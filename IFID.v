==> flow/design.v <==
module IFID(PC,OpCode,rfReSel1,rfReSel2,rfReSel3,extDataIn,op,funct,PC_IDIF,Clk,jumpstr,Nop,IF_Flush,shamt,jalPC,jalPC_IDIF,jrPC,jrPC_IDIF);
  input [31:0]  PC;                
  input [31:0]  jalPC;			   
  input [31:0]  jrPC;			   
  input [31:0]  OpCode;            
  input Clk;
  input Nop;
  input IF_Flush;
  output reg [31:0]  PC_IDIF;                
  output reg [31:0]  jalPC_IDIF;             
  output reg [31:0]  jrPC_IDIF;             
 	output reg [4:0] rfReSel1,rfReSel2,rfReSel3;     
 	output reg [15:0] extDataIn;         
 	output reg [5:0] op;                 
 	output reg [5:0] funct;
  output reg [25:0]jumpstr;
  output reg [4:0] shamt;
  reg [31:0] OpCode1;
 always@(posedge Clk)	
 begin
  if(Nop==1)
    begin
    PC_IDIF=PC_IDIF+0;
    OpCode1=OpCode1;
  end
  else
    begin
    OpCode1=OpCode;
    PC_IDIF = PC;
	jalPC_IDIF = jalPC;
	jrPC_IDIF = jrPC;
  end
	rfReSel1 = OpCode1[25:21];
	rfReSel2 = OpCode1[20:16];             
	rfReSel3 = OpCode1[15:11];
	extDataIn = OpCode1[15:0];
	shamt= OpCode1[10:6];
	op = OpCode1[31:26];
	funct = OpCode1[5:0];
  jumpstr = OpCode1[25:0];
  if(IF_Flush==1)
  begin
  OpCode1=32'b0;
	rfReSel1 = OpCode1[25:21];
	rfReSel2 = OpCode1[20:16];             
	rfReSel3 = OpCode1[15:11];
	extDataIn = OpCode1[15:0];
	shamt= OpCode1[10:6];
	op = OpCode1[31:26];
	funct = OpCode1[5:0];
  jumpstr = OpCode1[25:0];
  end
 end 
endmodule
---- Step by step through the tools: IFID ----
The steps from the RTL of IFID to its reports follow in flow order.
Line numbers count from 1 in the design file above.
Operators carry their Yosys type and port widths (W data, S select, Z words).
Library cell names are shortened.
Not given: n/a
inputs
  top ..................................... IFID
  clock input ............................. Clk
  cell library ............................ sky130hd
  timing corner ........................... tt_025C_1v80

---- Elaborated design ----
Yosys after proc, flatten, opt, wreduce and memory -nomap, before mapping. Enables and synchronous resets that opt folds into registers are not counted as muxes. Memory bits, and registers merged into a memory's read port (data or address), are not among the register bits. Print and check cells are not counted. Equal cells are merged and count once.
word-level totals
  input bits .............................. 131
  register bits after elaboration ......... 202
  output and inout bits ................... 170
cells by class
  mux-type cells .......................... 1
operator list
  cell      count
  $mux W32  1

---- Depth ----
Depth = most cells in a row (Yosys ltp): at word level without a register or memory, in the mapped netlist without a sequential cell, where the memories' decode and read muxes count.
depth
  depth in word-level cells ............... 1
  ABC_AREA ................................ 0
  gate-level depth with buffers ........... 4
  gate-level depth less buffers ........... 2

---- Mapped cells and area ----
Yosys stat after the flow's synthesis: flattened, memories mapped to cells. It holds for the ABC_AREA given above (unset counts as 0); a run with the other value may have another netlist.
cells by type
  cell      count
  edfxtp_1  96
  dfxtp_1   32
  mux2i_1   32
  buf_4     42
  nor2_1    32
  buf_12    3
  buf_6     1
  clkbuf_1  2
  buf_2     1
  inv_1     1
synthesis totals
  cell count .............................. 242
  buffer cells ............................ 49
  chip area (Yosys) ....................... 4366.7 µm²
  flip-flop cells ......................... 128

---- Timing after synthesis ----
Source: OpenSTA report_checks on the synthesized netlist (no wires, ideal clock, input and output delay 20% of the period each), path of least setup slack; recovery checks are left aside. Register names are those of the netlist, which keeps one name where synthesis merged equal registers.
timing path after synthesis
  path type ............................... in2reg
  start ................................... in Nop
  end ..................................... reg PC_IDIF[0]
  buffers on the path ..................... 2
  data arrival time ....................... 2.779 ns
  required time ........................... 2.760 ns
  setup time .............................. 0.450 ns
  period .................................. 3.21 ns
  launch time at the first pin ............ 0.642 ns
  path delay .............................. 2.587 ns
  setup slack ............................. -0.019 ns
  stages .................................. 3
  period reached after synthesis .......... 3.229 ns
"path delay" is the arrival time less input delay plus setup time.
"stages" counts driving pins, that of a launching flip-flop among them; a cell with two outputs on the path counts twice.
"period reached after synthesis" is the clock period less the worst setup slack; recovery checks do not enter. This is arithmetic on one report: input and output delays are still those of the set period (20% each).
between the ends, after synthesis
  cell sequence ........................... buf_6 -> buf_12 -> inv_1
  cells in the longest elaborated chain ... 0
ends and longest elaborated chain, after synthesis
  what             RTL line  text
  start, declared  7         input Nop;
  end, assigned    23        PC_IDIF=PC_IDIF+0;
  end, assigned    29        PC_IDIF = PC;
  end, declared    9         output reg [31:0]  PC_IDIF;

---- Worst path after layout ----
Path of least setup slack in the final report of flow run 2 (OpenROAD, finished layout, wires in). Where an end is a register, its clock arrival counts in the times.
timing path post-layout
  path type ............................... reg2out
  start ................................... reg (name not given)
  end ..................................... out jumpstr[3]
  setup slack ............................. 3.06 ns
  period .................................. 5.57 ns
  buffers on the path ..................... 1
  launch time at the first pin ............ 0.41 ns
  stages .................................. 2
  required time ........................... 4.46 ns
  data arrival time ....................... 1.40 ns
between the ends, post-layout
  cell sequence ........................... dfxtp_1 -> clkdlybuf4s50_1
ends and longest elaborated chain, post-layout
  what           RTL line  text
  end, declared  16        output reg [25:0]jumpstr;
Chain of elaborated cells between the ends: none given.

FLOW RESULTS
============

Record of 2 stored runs of the RTL-to-layout flow on IFID, platform sky130hd. The runs are unordered. Constraints: input delay and output delay 20% of the set period each, output load 0.01 pF.
By "achieved clock period (ns)" is meant the clock period of the run minus its worst setup slack. This is arithmetic on one report: input and output delays are still those of the set period (20% each).
"worst setup path time (ns)" is the time allowed to the run's worst setup path (the clock period less input and output delay, where it has them) less its slack. Clock arrival times count: a late capture clock shortens it, a late launch clock lengthens it.

Flow files of flow run 1
==> flow/run.sh <==
#!/bin/bash
# the make line also repeats the synthesis and layout settings of config.mk as NAME=value (left out here)
make -C /OpenROAD-flow-scripts/flow DESIGN_CONFIG=/design/flow/config.mk WORK_HOME=/design/flow/orfs CLKGATE_MAP_FILE= finish
==> flow/config.mk <==
export PLATFORM = sky130hd
export DESIGN_NAME = IFID
export DESIGN_NICKNAME = IFID
export VERILOG_FILES = /design/flow/design.v
export SDC_FILE = /design/flow/constraint.sdc
export NUM_CORES = 4
export LEC_CHECK = 0
export ABC_AREA = 0
export CAP_MARGIN = 25
export CELL_PAD_IN_SITES_DETAIL_PLACEMENT = 1
export CORE_MARGIN = 2
export CORE_UTILIZATION = 47
export CTS_CLUSTER_DIAMETER = 182
export GPL_ROUTABILITY_DRIVEN = 0
export GPL_TIMING_DRIVEN = 1
export MAX_ROUTING_LAYER = met5
export SETUP_SLACK_MARGIN = 0.89
export SLEW_MARGIN = 20
==> flow/constraint.sdc <==
create_clock -name core_clock -period 5.05 [get_ports {Clk}]
set_input_delay 1.0100 -clock core_clock [delete_from_list [all_inputs] [get_ports {Clk}]]
set_output_delay 1.0100 -clock core_clock [all_outputs]
set_load 0.01 [all_outputs]

report of flow run 1: did not finish, place, DPL-0033

Flow files of flow run 2
==> flow/run.sh <==
#!/bin/bash
# the make line also repeats the synthesis and layout settings of config.mk as NAME=value (left out here)
make -C /OpenROAD-flow-scripts/flow DESIGN_CONFIG=/design/flow/config.mk WORK_HOME=/design/flow/orfs CLKGATE_MAP_FILE= finish
==> flow/config.mk <==
export PLATFORM = sky130hd
export DESIGN_NAME = IFID
export DESIGN_NICKNAME = IFID
export VERILOG_FILES = /design/flow/design.v
export SDC_FILE = /design/flow/constraint.sdc
export NUM_CORES = 4
export LEC_CHECK = 0
export CAP_MARGIN = 20
export CELL_PAD_IN_SITES_GLOBAL_PLACEMENT = 0
export CORE_MARGIN = 2
export CORE_UTILIZATION = 28
export CTS_CLUSTER_SIZE = 90
export MAX_ROUTING_LAYER = met5
export SETUP_SLACK_MARGIN = 1.44
export SLEW_MARGIN = 20
==> flow/constraint.sdc <==
create_clock -name core_clock -period 5.57 [get_ports {Clk}]
set_input_delay 1.1140 -clock core_clock [delete_from_list [all_inputs] [get_ports {Clk}]]
set_output_delay 1.1140 -clock core_clock [all_outputs]
set_load 0.01 [all_outputs]

report of flow run 2
yosys chip area after synthesis (um^2): 4366.7
finish__design__die__area: 16610.1
finish__design__instance__utilization: 0.5117
finish__timing__setup__ws: 3.060
finish__timing__setup__tns: 0.000
finish__timing__hold__ws: 0.511
achieved clock period (ns): 2.510
worst setup path time (ns): 1.40
worst setup path kind: reg2out
